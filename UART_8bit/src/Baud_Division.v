==> flow/design.v <==
module Baud_Division (
    input wire clk,                  
    input wire reset,                
    input [7:0] Baud_Division,       
    output reg Baud_Tick             
);
reg [7:0] count_reg = 0 ;
always @(posedge clk)
begin
    if (reset)   
    begin
    Baud_Tick <= 0;
    count_reg <= 0;
    end
    else  
    begin
    if (Baud_Division)
    begin
    count_reg <= count_reg + 8'b1;
    Baud_Tick <= 1'b0;
   if (count_reg == Baud_Division)
    begin
        Baud_Tick <= 1'b1;
        count_reg <= 0;
    end
    end
end
end
endmodule
Reports on Baud_Division
Tool output for the design above, in the order of the flow.
Lines are those of the file above, counted from 1.
Operators carry their Yosys type and port widths (W data, S select, Z words).
Cell names lack the library's common part.
A cell with -- has no value.
- top: Baud_Division
- clock: clk
- library: sky130hd
- library corner: tt_025C_1v80

Word level
Source: Yosys, flattened and elaborated, memories not mapped. Widths are those after wreduce; folded enables and synchronous resets count as part of the registers. Registers that Yosys merges into a memory's read port (data or address) are not register bits. Print and check cells do not count. Equal cells are merged and count once.
- noted input bits: 10
- word-level cells at 7
- noted register bits: 9
- muxes and demuxes: 2
- noted add/subtract/negate cells: 1
- eq/ne operators: 1
- noted reductions and logical operators: 1
- operators by type and width (kind ; number):
    $add A8 B1 Y8 const B ; 1
    $eq A8 B8 Y1 ; 1
    $reduce_bool A8 Y1 ; 1
    $mux W8 ; 1
    $mux W1 ; 1

Longest topological paths
Yosys ltp: most cells in a row. Word level: on the elaborated netlist, between registers, memories and ports. Mapped: between sequential cells and ports; inverters and the memories' decode and read muxes count.
- depth after elaboration: 2
- ABC_AREA at 0
- noted depth in mapped cells: 5
- depth with buffers taken out: 5

Netlist
The flow's flattened synthesis, as Yosys stat reports it; memories are mapped. The netlist is that of the ABC_AREA named above (0 if unset); the other value can give another one.
- mapped flip-flops: 9
- buffer cells at 1
- area of sequential cells: 0.0001802 mm2
- noted chip area (Yosys): 0.0005468 mm2
- noted cells in the netlist: 58
- cell types (type ; number ; total area (um2)):
    dfxtp_1 ; 9 ; 180.173
    xor2_1 ; 8 ; 70.067
    xnor2_1 ; 7 ; 61.309
    nor4_4 ; 2 ; 42.541
    a211oi_1 ; 4 ; 30.029
    nor2_1 ; 7 ; 26.275
    nand3_1 ; 4 ; 20.019
    a31o_4 ; 1 ; 17.517
    ha_1 ; 1 ; 12.512
    nor4_1 ; 2 ; 12.512
    inv_1 ; 3 ; 11.261
    nand2_1 ; 3 ; 11.261
    nand2_4 ; 1 ; 11.261
    a2111oi_1 ; 1 ; 10.01
    a21oi_1 ; 2 ; 10.01
    a21oi_2 ; 1 ; 8.758
    nand4_1 ; 1 ; 6.256
    buf_2 ; 1 ; 5.005

Timing after synthesis
Source: OpenSTA report_checks on the synthesized netlist (no wires, ideal clock, input and output delay 20% of the period each), path of least setup slack; recovery checks are left aside. Register names are those of the netlist, which keeps one name where synthesis merged equal registers.
- path type: input-to-reg
- from: input port Baud_Division[0]
- to: register count_reg[1]
- buffers on the path: 0
- arrival: 1.338 ns
- noted driving pins on the path: 4
- noted setup time: 0.066 ns
- noted delay of the path: 0.988 ns
- noted path slack: 0.676 ns
- time at the first pin at 0.416 ns
- period: 2.08 ns
- noted external input delay: 0.416 ns
- period reached after synthesis: 1.404 ns
"delay of the path" = arrival - input delay + setup time.
"driving pins on the path": output pins that drive a net of the path, with the launching flip-flop's if there is one; two outputs of one cell count as two.
"period reached after synthesis" = period - worst setup slack (recovery checks aside). The figure is calculated, with input and output delays left at 20% of the set period.
The rows between start and end are the longest chain of elaborated cells between them; the timing report does not say that the signal goes this way. Where chains are equally long, one stands for them.
Each line given opens the expression or statement behind the cell; cells for indexed reads and writes are added by Yosys, which also makes memories of some case tables.
At most two assigning lines are given for a register; there are more.
- cell sequence: nor4_4 -> nand2_4 -> a31o_4 -> a21oi_2
- noted length of the longest elaborated chain: 2
- ends and longest elaborated chain, post-synthesis (element ; line ; text):
    from (decl) ; 4 ; input [7:0] Baud_Division,
    $eq A8 B8 Y1 ; 21 ; if (count_reg == Baud_Division)
    $mux W8 ; 21 ;
    to (assign) ; 19 ; count_reg <= count_reg + 8'b1;
    to (assign) ; 24 ; count_reg <= 0;
    to (decl) ; 7 ; reg [7:0] count_reg = 0 ;

Worst path after layout
From the final timing report of flow run A: the path of least setup slack in the routed layout; clock arrival at registers is part of the times.
- path type: input-to-reg
- from: input port Baud_Division[0]
- to: register count_reg[4]
- noted setup time: 0.10 ns
- noted path slack: 0.07 ns
- arrival: 1.70 ns
- time at the first pin at 0.33 ns
- period: 1.63 ns
- buffers on the path: 3
- noted external input delay: 0.33 ns
- noted driving pins on the path: 7
The rows between start and end are the longest chain of elaborated cells between them; the timing report does not say that the signal goes this way. Where chains are equally long, one stands for them.
At most two assigning lines are given for a register; there are more.
- cell sequence: clkdlybuf4s50_1 -> buf_4 -> xor2_1 -> nor4_1 -> buf_4 -> a31o_4 -> nor2_1
- noted length of the longest elaborated chain: 2
- ends and longest elaborated chain, after layout (element ; line ; text):
    from (decl) ; 4 ; input [7:0] Baud_Division,
    $eq A8 B8 Y1 ; 21 ; if (count_reg == Baud_Division)
    $mux W8 ; 21 ;
    to (assign) ; 19 ; count_reg <= count_reg + 8'b1;
    to (assign) ; 24 ; count_reg <= 0;
    to (decl) ; 7 ; reg [7:0] count_reg = 0 ;

Lab notebook: Baud_Division

Below are 2 stored runs of the flow (Yosys, OpenROAD; platform sky130hd) on Baud_Division, each with its settings and what was measured, unordered. Constraints: input delay and output delay 20% of the set period each, output load 0.01 pF.

Flow run A
Settings were period_ns = 1.63; CAP_MARGIN = 20; CORE_MARGIN = 2; CORE_UTILIZATION = 40; SLEW_MARGIN = 20
- die size at 0.0016785 mm2
- final utilization at 58.4 %
- sum of negative setup slack at 0.000 ns
- cell area after synthesis at 0.0005468 mm2
- worst setup slack after layout at 0.069 ns

Flow run B
Settings were period_ns = 2.24; CORE_UTILIZATION = 29; SETUP_SLACK_MARGIN = 0.04; CORE_ASPECT_RATIO = 0.6; CORE_MARGIN = 9; CELL_PAD_IN_SITES_DETAIL_PLACEMENT = 1; GPL_TIMING_DRIVEN = 0; GPL_ROUTABILITY_DRIVEN = 0; CTS_CLUSTER_DIAMETER = 306; CAP_MARGIN = 20; SLEW_MARGIN = 20
- die size at 0.0038238 mm2
- final utilization at 42.4 %
- sum of negative setup slack at 0.000 ns
- cell area after synthesis at 0.0005468 mm2
- worst setup slack after layout at 0.312 ns
